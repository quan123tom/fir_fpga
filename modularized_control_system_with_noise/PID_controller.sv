==> flow/design.v <==
`timescale 1ns / 1ps
module PID_controller #(
    parameter W = 16,
    parameter signed MAX_VAL = 32767, 
    parameter signed MIN_VAL = -32768
)(
    input logic clk,
    input logic reset_n,
    input  logic signed [W-1:0] s_axi_tdata,
    input  logic s_axi_tvalid,
    output logic s_axi_tready,
    input  logic signed [W-1:0] Kp, Ki, Kd,
    input  logic signed [W-1:0] setpoint,
    output logic [W-1:0] m_axi_tdata,
    output logic m_axi_tvalid,
    input  logic m_axi_tready
);
    logic signed [W:0] err_s1, prev_err_s1, diff_s1;
    logic valid_s1;
    logic signed [(2*W)+1:0] p_term_s2, i_term_s2, d_term_s2;
    logic valid_s2;
    logic signed [(2*W)+1:0] acc_s3; 
    logic valid_s3;
    assign s_axi_tready = m_axi_tready;
    always_ff @(posedge clk or negedge reset_n) begin
        if (!reset_n) begin
            err_s1      <= 0;
            prev_err_s1 <= 0;
            diff_s1     <= 0;
            valid_s1    <= 0;
        end else if (s_axi_tready) begin
            valid_s1 <= s_axi_tvalid;
            if (s_axi_tvalid) begin
                prev_err_s1 <= err_s1;
                err_s1 <= setpoint - $signed(s_axi_tdata);
                diff_s1 <= prev_err_s1 - err_s1;
            end
        end
    end
    always_ff @(posedge clk or negedge reset_n) begin
        if (!reset_n) begin
            p_term_s2 <= 0;
            i_term_s2 <= 0;
            d_term_s2 <= 0;
            valid_s2  <= 0;
        end else if (s_axi_tready) begin
            valid_s2  <= valid_s1;
            p_term_s2 <= err_s1 * Kp;
            i_term_s2 <= err_s1 * Ki;
            d_term_s2 <= diff_s1 * Kd;
        end
    end
    logic signed [(2*W)+1:0] full_sum;
    logic saturated;
    assign full_sum  = p_term_s2 + acc_s3 + d_term_s2;
    assign saturated = (full_sum >= MAX_VAL) || (full_sum <= MIN_VAL);
    always_ff @(posedge clk or negedge reset_n) begin
        if (!reset_n) begin
            acc_s3 <= 0;
            m_axi_tdata <= 0;
            valid_s3 <= 0;
        end else if (s_axi_tready) begin
            valid_s3 <= valid_s2;
            if (valid_s2) begin
                if (!saturated) begin
                    acc_s3 <= acc_s3 + i_term_s2;
                end
                if (full_sum > MAX_VAL)
                    m_axi_tdata <= MAX_VAL[W-1:0];
                else if (full_sum < MIN_VAL)
                    m_axi_tdata <= MIN_VAL[W-1:0];
                else
                    m_axi_tdata <= full_sum[W-1:0];
            end
        end
    end
    assign m_axi_tvalid = valid_s3;
endmodule
; Tool chain data of PID_controller
; The steps from the RTL of PID_controller to its reports follow in flow order.
; Lines are those of the file above, counted from 1.
; Cell names lack the library's common part.
; Not given: -
[inputs]
design = PID_controller
clock = clk
cell_library = sky130hd
pvt_corner = tt_025C_1v80

; Word level
; Yosys after proc, flatten, opt, wreduce and memory -nomap, before mapping. Enables and synchronous resets that opt folds into registers are not counted as muxes. Memory bits, and registers merged into a memory's read port (data or address), are not among the register bits. Print and check cells are not counted. Equal cells are merged and count once.
[op_classes]
addsub = 5
multipliers = 3
n_cmp = 4
muxes = 2
logic = 1
n_reduce_logical = 4
[op_table]
columns = op, n
row1 = 17-bit by 16-bit multiplier with 33-bit output, 3
row2 = 34-bit adder, 3
row3 = 34-bit by 16-bit greater-or-equal comparator with 1-bit output (second input constant), 1
row4 = 34-bit by 16-bit greater-than comparator with 1-bit output (second input constant), 1
row5 = 34-bit by 16-bit less-or-equal comparator with 1-bit output (second input constant), 1
row6 = 34-bit by 16-bit < comparator with 1-bit output (second input constant), 1
row7 = 16-bit two-way mux, 2
row8 = 16-bit by 16-bit subtractor with 17-bit output, 1
row9 = 17-bit subtractor, 1
row10 = 2-bit AND reduction, 2
row11 = 3-bit AND reduction, 1
row12 = 1-bit logical OR, 1
row13 = 1-bit NOT, 1
[bits]
register_bits = 206
inputBits = 84
elab_cells = 30

; Depth
; Depth = most cells in a row (Yosys ltp): at word level without a register or memory, in the mapped netlist without a sequential cell, where the memories' decode and read muxes count.
[logic_depth]
ltp_word = 6
ABC_AREA = 0
depth_mapped = 26

; After synthesis
; Yosys stat after the flow's synthesis: flattened, memories mapped to cells. It holds for the ABC_AREA given above (unset counts as 0); a run with the other value may have another netlist.
[types]
columns = type, n, type_area_um2
row1 = fa_1, 865, 1.73E+04
row2 = dfrtp_1, 203, 5.08E+03
row3 = ha_1, 350, 4379.2
row4 = inv_1, 1003, 3.76E+03
row5 = and2_1, 389, 2.43E+03
row6 = nand2_1, 532, 2E+03
row7 = xnor2_1, 137, 1.2E+03
row8 = mux2_2, 83, 934.646
row9 = a21oi_1, 158, 790.758
row10 = nor2_1, 174, 653.126
row11 = o21ai_0, 126, 630.605
row12 = clkbuf_1, 154, 578.054
row13 = a21o_1, 75, 563.04
row14 = mux2_4, 28, 420.403
row15 = xor2_1, 39, 341.578
row16 = nand2b_1, 29, 181.424
row17 = o21bai_1, 23, 172.666
row18 = a31oi_1, 24, 150.144
; Other cell types: 57; their cells: 355.
[synth_totals]
cells = 4747
yosys_area_mm2 = 0.0441736
ff_cells = 203
n_buf = 172

; Worst setup path after synthesis
; OpenSTA on the mapped netlist: ideal clock, no wires. The path of least setup slack (recovery checks aside). Input and output delay are each 20% of the period. Register names are those of the netlist, which keeps one name where synthesis merged equal registers.
[synth_path]
path_kind = input port to flip-flop
from = input Kd[7]
to = register d_term_s2[29]
period_ns = 7.87
input_delay_ns = 1.574
t_first_pin_ns = 1.574
arrival_time_ns = 7.627
required_ns = 7.745
setup_slack_ns = 0.118
delay_ns = 6.178
driving_pins = 24
path_buffers = 2
synth_period_reached_ns = 7.752
; "delay_ns" = arrival - input delay + setup time.
; "driving_pins" counts driving pins, that of a launching flip-flop among them; a cell with two outputs on the path counts twice.
; "synth_period_reached_ns" is the clock period less the worst setup slack; recovery checks do not enter. This is arithmetic on one report: input and output delays are still those of the set period (20% each).
; The rows between start and end are the longest chain of elaborated cells between them; the timing report does not say that the signal goes this way. Where chains are equally long, one stands for them.
; Each line given opens the expression or statement behind the cell; cells for indexed reads and writes are added by Yosys, which also makes memories of some case tables.
[synth_via]
path_cell_list = clkbuf_1 clkbuf_1 nand2_1 fa_1 inv_1 fa_1 fa_1 fa_1 fa_1 inv_1 fa_1 inv_1 ha_1 a21oi_1 o22ai_1 nor2_1 o21ai_0 o41ai_1 o22ai_1 o41ai_1 o21ai_0 nor2_1 xnor2_1 mux2_2
elab_chain_cells = 1
cells_between = 1
lines_between = 1
[synth_lines]
columns = element, line
row1 = "start, declared", 12  ; input  logic signed [W-1:0] Kp, Ki, Kd,
row2 = 17-bit by 16-bit multiplier with 33-bit output, 50  ; d_term_s2 <= diff_s1 * Kd;
row3 = "end, assigned", 44  ; d_term_s2 <= 0;
row4 = "end, assigned", 50
row5 = "end, declared", 20  ; logic signed [(2*W)+1:0] p_term_s2, i_term_s2, d_term_s2;

; Timing after layout
; From the final timing report of flow run 1: the path of least setup slack in the routed layout; clock arrival at registers is part of the times.
[layout_path]
path_kind = input port to flip-flop
from = input Kd[3]
to = register d_term_s2[30]
period_ns = 7.02
input_delay_ns = 1.40
t_first_pin_ns = 1.40
arrival_time_ns = 7.88
required_ns = 7.48
setup_slack_ns = -0.39
driving_pins = 27
path_buffers = 5
; The rows between start and end are the longest chain of elaborated cells between them; the timing report does not say that the signal goes this way. Where chains are equally long, one stands for them.
[layout_via]
path_cell_list = clkdlybuf4s50_1 buf_4 nand2_1 fa_1 fa_1 fa_1 inv_1 fa_1 fa_1 inv_1 fa_1 inv_1 ha_1 a21o_1 a21o_1 a21oi_2 buf_4 buf_4 nor2b_1 o2111ai_1 buf_4 a31o_2 a21oi_1 a21o_1 a21oi_1 xnor2_1 mux2_2
elab_chain_cells = 1
cells_between = 1
lines_between = 1
[layout_lines]
columns = element, line
row1 = "start, declared", 12  ; input  logic signed [W-1:0] Kp, Ki, Kd,
row2 = 17-bit by 16-bit multiplier with 33-bit output, 50  ; d_term_s2 <= diff_s1 * Kd;
row3 = "end, assigned", 44  ; d_term_s2 <= 0;
row4 = "end, assigned", 50
row5 = "end, declared", 20  ; logic signed [(2*W)+1:0] p_term_s2, i_term_s2, d_term_s2;

Top module PID_controller; platform sky130hd; tools Yosys and OpenROAD; 2 stored runs in no particular order. Input and output delays are each 20% of the period that was set; the output load is 0.01 pF.
"achievedPeriod_ns" is the run's clock period less its worst setup slack. It is reckoned from that one timing run; input and output delays stay at 20% of the period that was set.
"worstPathTime_ns" is the time allowed to the run's worst setup path (the clock period less input and output delay, where it has them) less its slack. Clock arrival times count: a late capture clock shortens it, a late launch clock lengthens it.

# flow run 1
==> flow/run.sh <==
#!/bin/bash
# the make line also repeats the synthesis and layout settings of config.mk as NAME=value (left out here)
make -C /OpenROAD-flow-scripts/flow DESIGN_CONFIG=/design/flow/config.mk WORK_HOME=/design/flow/orfs CLKGATE_MAP_FILE= finish
==> flow/config.mk <==
export PLATFORM = sky130hd
export DESIGN_NAME = PID_controller
export DESIGN_NICKNAME = PID_controller
export VERILOG_FILES = /design/flow/design.v
export SDC_FILE = /design/flow/constraint.sdc
export NUM_CORES = 4
export LEC_CHECK = 0
export CAP_MARGIN = 5
export CORE_ASPECT_RATIO = 0.75
export CORE_MARGIN = 2
export CORE_UTILIZATION = 24
export CTS_CLUSTER_SIZE = 56
export GPL_ROUTABILITY_DRIVEN = 0
export MAX_ROUTING_LAYER = met4
export MIN_ROUTING_LAYER = met1
export PLACE_DENSITY = 0.36
export SETUP_SLACK_MARGIN = -0.62
export SLEW_MARGIN = 5
export TNS_END_PERCENT = 70
==> flow/constraint.sdc <==
create_clock -name core_clock -period 7.02 [get_ports {clk}]
set_input_delay 1.4040 -clock core_clock [delete_from_list [all_inputs] [get_ports {clk}]]
set_output_delay 1.4040 -clock core_clock [all_outputs]
set_load 0.01 [all_outputs]

==> flow run 1: results <==
fin_tns_ns=-7.013
worstSetupSlack_ns=-0.395
achievedPeriod_ns=7.415
util_frac=0.291
worstPathTime_ns=6.01
worstPathKind="input port to flip-flop"
total_die_area_mm2=0.187539
holdWs_ns=0.489
synth_area_mm2=0.0441736
finalCellArea_mm2=0.0532423

# flow run 2
==> flow/run.sh <==
#!/bin/bash
# the make line also repeats the synthesis and layout settings of config.mk as NAME=value (left out here)
make -C /OpenROAD-flow-scripts/flow DESIGN_CONFIG=/design/flow/config.mk WORK_HOME=/design/flow/orfs CLKGATE_MAP_FILE= finish
==> flow/config.mk <==
export PLATFORM = sky130hd
export DESIGN_NAME = PID_controller
export DESIGN_NICKNAME = PID_controller
export VERILOG_FILES = /design/flow/design.v
export SDC_FILE = /design/flow/constraint.sdc
export NUM_CORES = 4
export LEC_CHECK = 0
export CAP_MARGIN = 20
export CELL_PAD_IN_SITES_DETAIL_PLACEMENT = 2
export CORE_ASPECT_RATIO = 0.87
export CORE_MARGIN = 2
export CORE_UTILIZATION = 36
export CTS_CLUSTER_DIAMETER = 131
export GPL_ROUTABILITY_DRIVEN = 0
export MAX_ROUTING_LAYER = met5
export PLACE_DENSITY_LB_ADDON = 0.05
export SETUP_SLACK_MARGIN = 0.31
export SLEW_MARGIN = 20
==> flow/constraint.sdc <==
create_clock -name core_clock -period 12.1 [get_ports {clk}]
set_input_delay 2.4200 -clock core_clock [delete_from_list [all_inputs] [get_ports {clk}]]
set_output_delay 2.4200 -clock core_clock [all_outputs]
set_load 0.01 [all_outputs]

==> flow run 2: results <==
finalCellArea_mm2=0.0477983
holdWs_ns=0.489
fin_tns_ns=0.000
util_frac=0.394
synth_area_mm2=0.0441736
achievedPeriod_ns=9.848
worstSetupSlack_ns=2.252
worstPathTime_ns=7.43
worstPathKind="input port to flip-flop"
total_die_area_mm2=0.125529
